==> flow/design.v <==
module c_dff
  (clk, reset, active, d, q);
   parameter width = 32;
   parameter offset = 0;
   parameter reset_type = 0;
   parameter [offset:(offset+width)-1] reset_value = {width{1'b0}};
   input clk;
   input reset;
   input active;
   input [offset:(offset+width)-1] d;
   output [offset:(offset+width)-1] q;
   reg [offset:(offset+width)-1] q;
   generate
      case(reset_type)
	0:
	  always @(posedge clk, posedge reset)
	    if(reset)
	      q <= reset_value;
	    else if(active)
	      q <= d;
	1:
	  always @(posedge clk)
	    if(reset)
	      q <= reset_value;
	    else if(active)
	      q <= d;
      endcase 
   endgenerate
endmodule
module c_matrix_arbiter
  (clk, reset, active, req_pr, gnt_pr, gnt, update);
   parameter num_ports = 32;
   parameter num_priorities = 1;
   parameter reset_type = 0;
   input clk;
   input reset;
   input active;
   input [0:num_priorities*num_ports-1] req_pr;
   output [0:num_priorities*num_ports-1] gnt_pr;
   wire [0:num_priorities*num_ports-1] 	 gnt_pr;
   output [0:num_ports-1] 		 gnt;
   wire [0:num_ports-1] 		 gnt;
   input 				 update;
   wire [0:num_priorities*num_ports-1] 	 gnt_intm_pr;
   wire [0:num_ports*num_ports-1] 	 state;
   genvar 				 row;
   generate
      for(row = 0; row < num_ports; row = row + 1)
	begin:rows
	   genvar prio;
	   for(prio = 0; prio < num_priorities; prio = prio + 1)
	     begin:prios
		assign gnt_intm_pr[prio*num_ports+row] 
		  = req_pr[prio*num_ports+row] &
		    (&(state[row*num_ports:(row+1)*num_ports-1] | 
		       ~req_pr[prio*num_ports:(prio+1)*num_ports-1]));
	     end
	   genvar col;
	   for(col = 0; col < num_ports; col = col + 1)
	     begin:cols
		if(col < row)
		  assign state[row*num_ports+col] = ~state[col*num_ports+row];
		else if(col == row)
		  assign state[row*num_ports+col] = 1'b1;
		else if(col > row)
		  begin
		     wire state_s, state_q;
		     assign state_s = update ? 
				      ((state_q | gnt[col]) & ~gnt[row]) : 
				      state_q;
		     c_dff
		       #(.width(1),
			 .reset_type(reset_type),
			 .reset_value(1'b1))
		     stateq
		       (.clk(clk),
			.reset(reset),
			.active(active),
			.d(state_s),
			.q(state_q));
		     assign state[row*num_ports+col] = state_q;
		  end
	     end
	end
      if(num_priorities == 1)
	begin
	   assign gnt_pr = gnt_intm_pr;
	   assign gnt = gnt_intm_pr;
	end
      else if(num_priorities > 1)
	begin
	   wire [0:num_priorities-1] 	any_req_pr;
	   c_reduce_bits
	     #(.num_ports(num_priorities),
	       .width(num_ports),
	       .op(2))
	   any_req_pr_rb
	     (.data_in(req_pr),
	      .data_out(any_req_pr));
	   wire [0:num_priorities-1] 	any_req_mod_pr;
	   assign any_req_mod_pr = {any_req_pr[0:num_priorities-2], 1'b1};
	   wire [0:num_priorities-1] 	sel_pr;
	   c_lod
	     #(.width(num_priorities))
	   sel_pr_lod
	     (.data_in(any_req_mod_pr),
	      .data_out(sel_pr));
	   c_gate_bits
	     #(.num_ports(num_priorities),
	       .width(num_ports),
	       .op(0))
	   gnt_pr_gb
	     (.select(sel_pr),
	      .data_in(gnt_intm_pr),
	      .data_out(gnt_pr));
	   c_select_1ofn
	     #(.num_ports(num_priorities),
	       .width(num_ports))
	   gnt_sel
	     (.select(sel_pr),
	      .data_in(gnt_intm_pr),
	      .data_out(gnt));
	end
   endgenerate
endmodule
== Step by step through the tools: c_matrix_arbiter ==
What the tools print for c_matrix_arbiter, step after step.
Line numbers count from 1 in the design file above.
Operators: Yosys type, input widths -> output width; for muxes data width and select width s.
Library cell names are shortened.
The mark -- stands for no value.

* Design top: c_matrix_arbiter
* Clock input: clk
* Cell library: sky130hd
* Corner: tt_025C_1v80

== Word-level counts ==
Source: Yosys, flattened and elaborated, memories not mapped. Widths are those after wreduce. Registers that Yosys merges into a memory's read port (data or address) are not register bits. Print and check cells do not count. Equal cells are merged and count once.

* Input port bits: 36
* Word-level cells: 2113
* Register bits after elaboration: 496

* Reduce/logical cells: 33
* Bitwise gates (word level): 1584

{| class="wikitable"
|+ Operator list
! operator !! number
|-
| $or 32x32->32 || 32
|-
| $reduce_and 32->1 || 32
|-
| $and 1x1->1 || 528
|-
| $not 1->1 || 527
|-
| $or 1x1->1 || 496
|-
| $not 32->32 || 1
|-
| $reduce_and 2->1 || 1
|}

== Logic depth ==
Yosys ltp: most cells in a row. Word level: on the elaborated netlist, between registers, memories and ports. Mapped: between sequential cells and ports; inverters and the memories' decode and read muxes count.

* Depth in word-level cells: 6
* ABC_AREA: 0
* Gate-level depth with buffers: 9
* Gate-level depth less buffers: 5

== After synthesis ==
Source: synth_stat.txt of the flow (Yosys; design flattened, memories mapped). It holds for the ABC_AREA given above (unset counts as 0); a run with the other value may have another netlist.

* Mapped area: 24892.6 um^2
* Flip-flop cells: 496
* Mapped cells: 2347

{| class="wikitable"
|+ Cell types
! cell type !! number !! total area (um^2)
|-
| dfstp_2 || 496 || 1.3E+04
|-
| o21a_1 || 336 || 2.52E+03
|-
| nand2b_1 || 241 || 1.51E+03
|-
| o2111ai_1 || 120 || 1.05E+03
|-
| a22oi_1 || 131 || 983.443
|-
| nand2_1 || 221 || 829.546
|-
| a21boi_0 || 75 || 563.04
|-
| a2bb2oi_1 || 55 || 481.712
|-
| buf_2 || 93 || 465.446
|-
| inv_1 || 115 || 431.664
|-
| buf_4 || 48 || 360.346
|-
| o211ai_1 || 48 || 360.346
|-
| nor4_1 || 52 || 325.312
|-
| clkbuf_1 || 74 || 277.766
|-
| a21boi_1 || 29 || 217.709
|-
| nand4_1 || 25 || 156.4
|-
| and2_1 || 24 || 150.144
|-
| o221ai_1 || 17 || 148.893
|}

Other cell types: 28; their cells: 147.
By module: a second synthesis without flattening, with its own total; a netlist apart from the flattened one above.

* Cells (unflattened synthesis): 3342
* Area (unflattened synthesis): 34360.5 um^2

Each row is one instance without its submodules.

{| class="wikitable"
|+ By module
! module !! instances !! area (um^2) !! cells !! seq. area (um^2)
|-
| c_dff || 496 || 45.0 || 3 || 26.3
|-
| c_matrix_arbiter || 1 || 12019.0 || 1854 || 0.0
|}

== Timing after synthesis ==
Source: OpenSTA report_checks on the synthesized netlist (no wires, ideal clock, input and output delay 20% of the period each), path of least setup slack; recovery checks are left aside. Register names are those of the netlist, which keeps one name where synthesis merged equal registers.

* Path type: input port to output port
* Start point: input req_pr[17]
* End point: output gnt_pr[25]
* Delay of the path: 1468 ps
* Data arrival time: 2210 ps
* Clock period: 3710 ps
* Input delay: 742 ps
* Slack: 758 ps
* Stages on the path: 8
* Required time: 2968 ps
* Path buffers: 4
* Synthesis period reached: 2952 ps

"delay of the path" = arrival - input delay + setup time.
At an output port there is no setup time.
"stages on the path": output pins that drive a net of the path, with the launching flip-flop's if there is one; two outputs of one cell count as two.
"synthesis period reached" = period - worst setup slack (recovery checks aside). The figure is calculated, with input and output delays left at 20% of the set period.
The rows between start and end are the longest chain of elaborated cells between them; the timing report does not say that the signal goes this way. Where chains are equally long, one stands for them.
Each line given opens the expression or statement behind the cell; cells for indexed reads and writes are added by Yosys, which also makes memories of some case tables.

* Cell sequence: buf_2 > clkbuf_1 > a22oi_1 > o211ai_1 > nor4_1 > and2_1 > clkbuf_1 > buf_4
* Length of the longest elaborated chain: 4

{| class="wikitable"
|+ RTL lines, path post-synthesis
! item !! RTL line !! text
|-
| start, declared || 38 || <nowiki>input [0:num_priorities*num_ports-1] req_pr;</nowiki>
|-
| $not 32->32 || 56 || <nowiki>~req_pr[prio*num_ports:(prio+1)*num_ports-1]));</nowiki>
|-
| $or 32x32->32 || 55 || <nowiki>(&(state[row*num_ports:(row+1)*num_ports-1] |</nowiki>
|-
| $reduce_and 32->1 || 55 ||
|-
| $and 1x1->1 || 54 || <nowiki>= req_pr[prio*num_ports+row] &</nowiki>
|-
| end, declared || 39 || <nowiki>output [0:num_priorities*num_ports-1] gnt_pr;</nowiki>
|}

== Worst path after layout ==
From the final timing report of record 1: the path of least setup slack in the routed layout; clock arrival at registers is part of the times.
The path's times are printed in steps of 10 ps; the period is the one set.

* Path type: flip-flop to output port
* Start point: register rows[2].cols[21].genblk1.genblk1.genblk1.stateq.q
* End point: output gnt[2]
* Clock period: 3570 ps
* Path buffers: 2
* Data arrival time: 2550 ps
* Required time: 2860 ps
* Stages on the path: 7
* Slack: 300 ps

The rows between start and end are the longest chain of elaborated cells between them; the timing report does not say that the signal goes this way. Where chains are equally long, one stands for them.

* Cell sequence: dfstp_2 > nand2b_1 > o2111ai_1 > or4_4 > nor2_4 > buf_6 > buf_6
* Length of the longest elaborated chain: 3

{| class="wikitable"
|+ RTL lines, path post-layout
! item !! RTL line !! text
|-
| start, declared || 11 || <nowiki>output [offset:(offset+width)-1] q;</nowiki>
|-
| start, assigned || 18 || <nowiki>q <= reset_value;</nowiki>
|-
| start, assigned || 20 || <nowiki>q <= d;</nowiki>
|-
| $or 32x32->32 || 55 || <nowiki>(&(state[row*num_ports:(row+1)*num_ports-1] |</nowiki>
|-
| $reduce_and 32->1 || 55 ||
|-
| $and 1x1->1 || 54 || <nowiki>= req_pr[prio*num_ports+row] &</nowiki>
|-
| end, declared || 41 || <nowiki>output [0:num_ports-1] gnt;</nowiki>
|}

# Flow runs of c_matrix_arbiter

Top module c_matrix_arbiter; platform sky130hd; tools Yosys and OpenROAD; 2 stored runs in no particular order. Input and output delays are each 20% of the period that was set; the output load is 0.01 pF.
"achieved period" means the clock period less the worst setup slack. The figure is calculated, with input and output delays left at 20% of the set period.
"allowed time less slack (worst setup path)" is the time allowed to the run's worst setup path (the clock period less input and output delay, where it has them) less its slack. Clock arrival times count: a late capture clock shortens it, a late launch clock lengthens it.
"power consumption" is the tool's figure for a default switching activity; nothing was simulated.
"allowed time less slack (worst setup path)" is known to 10 ps.

=== Record 1 ===
{| class="wikitable"
! Setting !! Value
|-
| period_ns || 3.57
|-
| CORE_UTILIZATION || 22
|-
| SETUP_SLACK_MARGIN || 0.93
|-
| GPL_TIMING_DRIVEN || 1
|-
| GPL_ROUTABILITY_DRIVEN || 1
|-
| CTS_CLUSTER_DIAMETER || 268
|-
| CAP_MARGIN || 15
|-
| MIN_ROUTING_LAYER || met1
|-
| MAX_ROUTING_LAYER || met4
|-
| CORE_MARGIN || 2
|-
| SLEW_MARGIN || 20
|-
! Result !! Value
|-
| Power consumption || 0.020895 W
|-
| Setup slack of the worst path || 303 ps
|-
| Utilization in the final report || 34.2%
|-
| Achieved period || 3267 ps
|-
| Total negative setup slack || 0 ps
|-
| Worst hold slack in the final report || 470 ps
|-
| Overall die area || 115855.0 um^2
|-
| Chip area in the Yosys report || 24892.6 um^2
|-
| Allowed time less slack (worst setup path) || 2550 ps
|-
| Class of the worst setup path || flip-flop to output port
|}

=== Record 2 ===
{| class="wikitable"
! Setting !! Value
|-
| period_ns || 3.16
|-
| CORE_UTILIZATION || 42
|-
| TNS_END_PERCENT || 65
|-
| GPL_TIMING_DRIVEN || 0
|-
| MAX_ROUTING_LAYER || met5
|-
| CAP_MARGIN || 20
|-
| CORE_MARGIN || 2
|-
| SLEW_MARGIN || 20
|-
! Result !! Value
|-
| Power consumption || 0.023314 W
|-
| Setup slack of the worst path || -222 ps
|-
| Utilization in the final report || 56.4%
|-
| Achieved period || 3382 ps
|-
| Total negative setup slack || -1008 ps
|-
| Worst hold slack in the final report || 469 ps
|-
| Overall die area || 61231.5 um^2
|-
| Chip area in the Yosys report || 24892.6 um^2
|-
| Allowed time less slack (worst setup path) || 2120 ps
|-
| Class of the worst setup path || input port to output port
|}
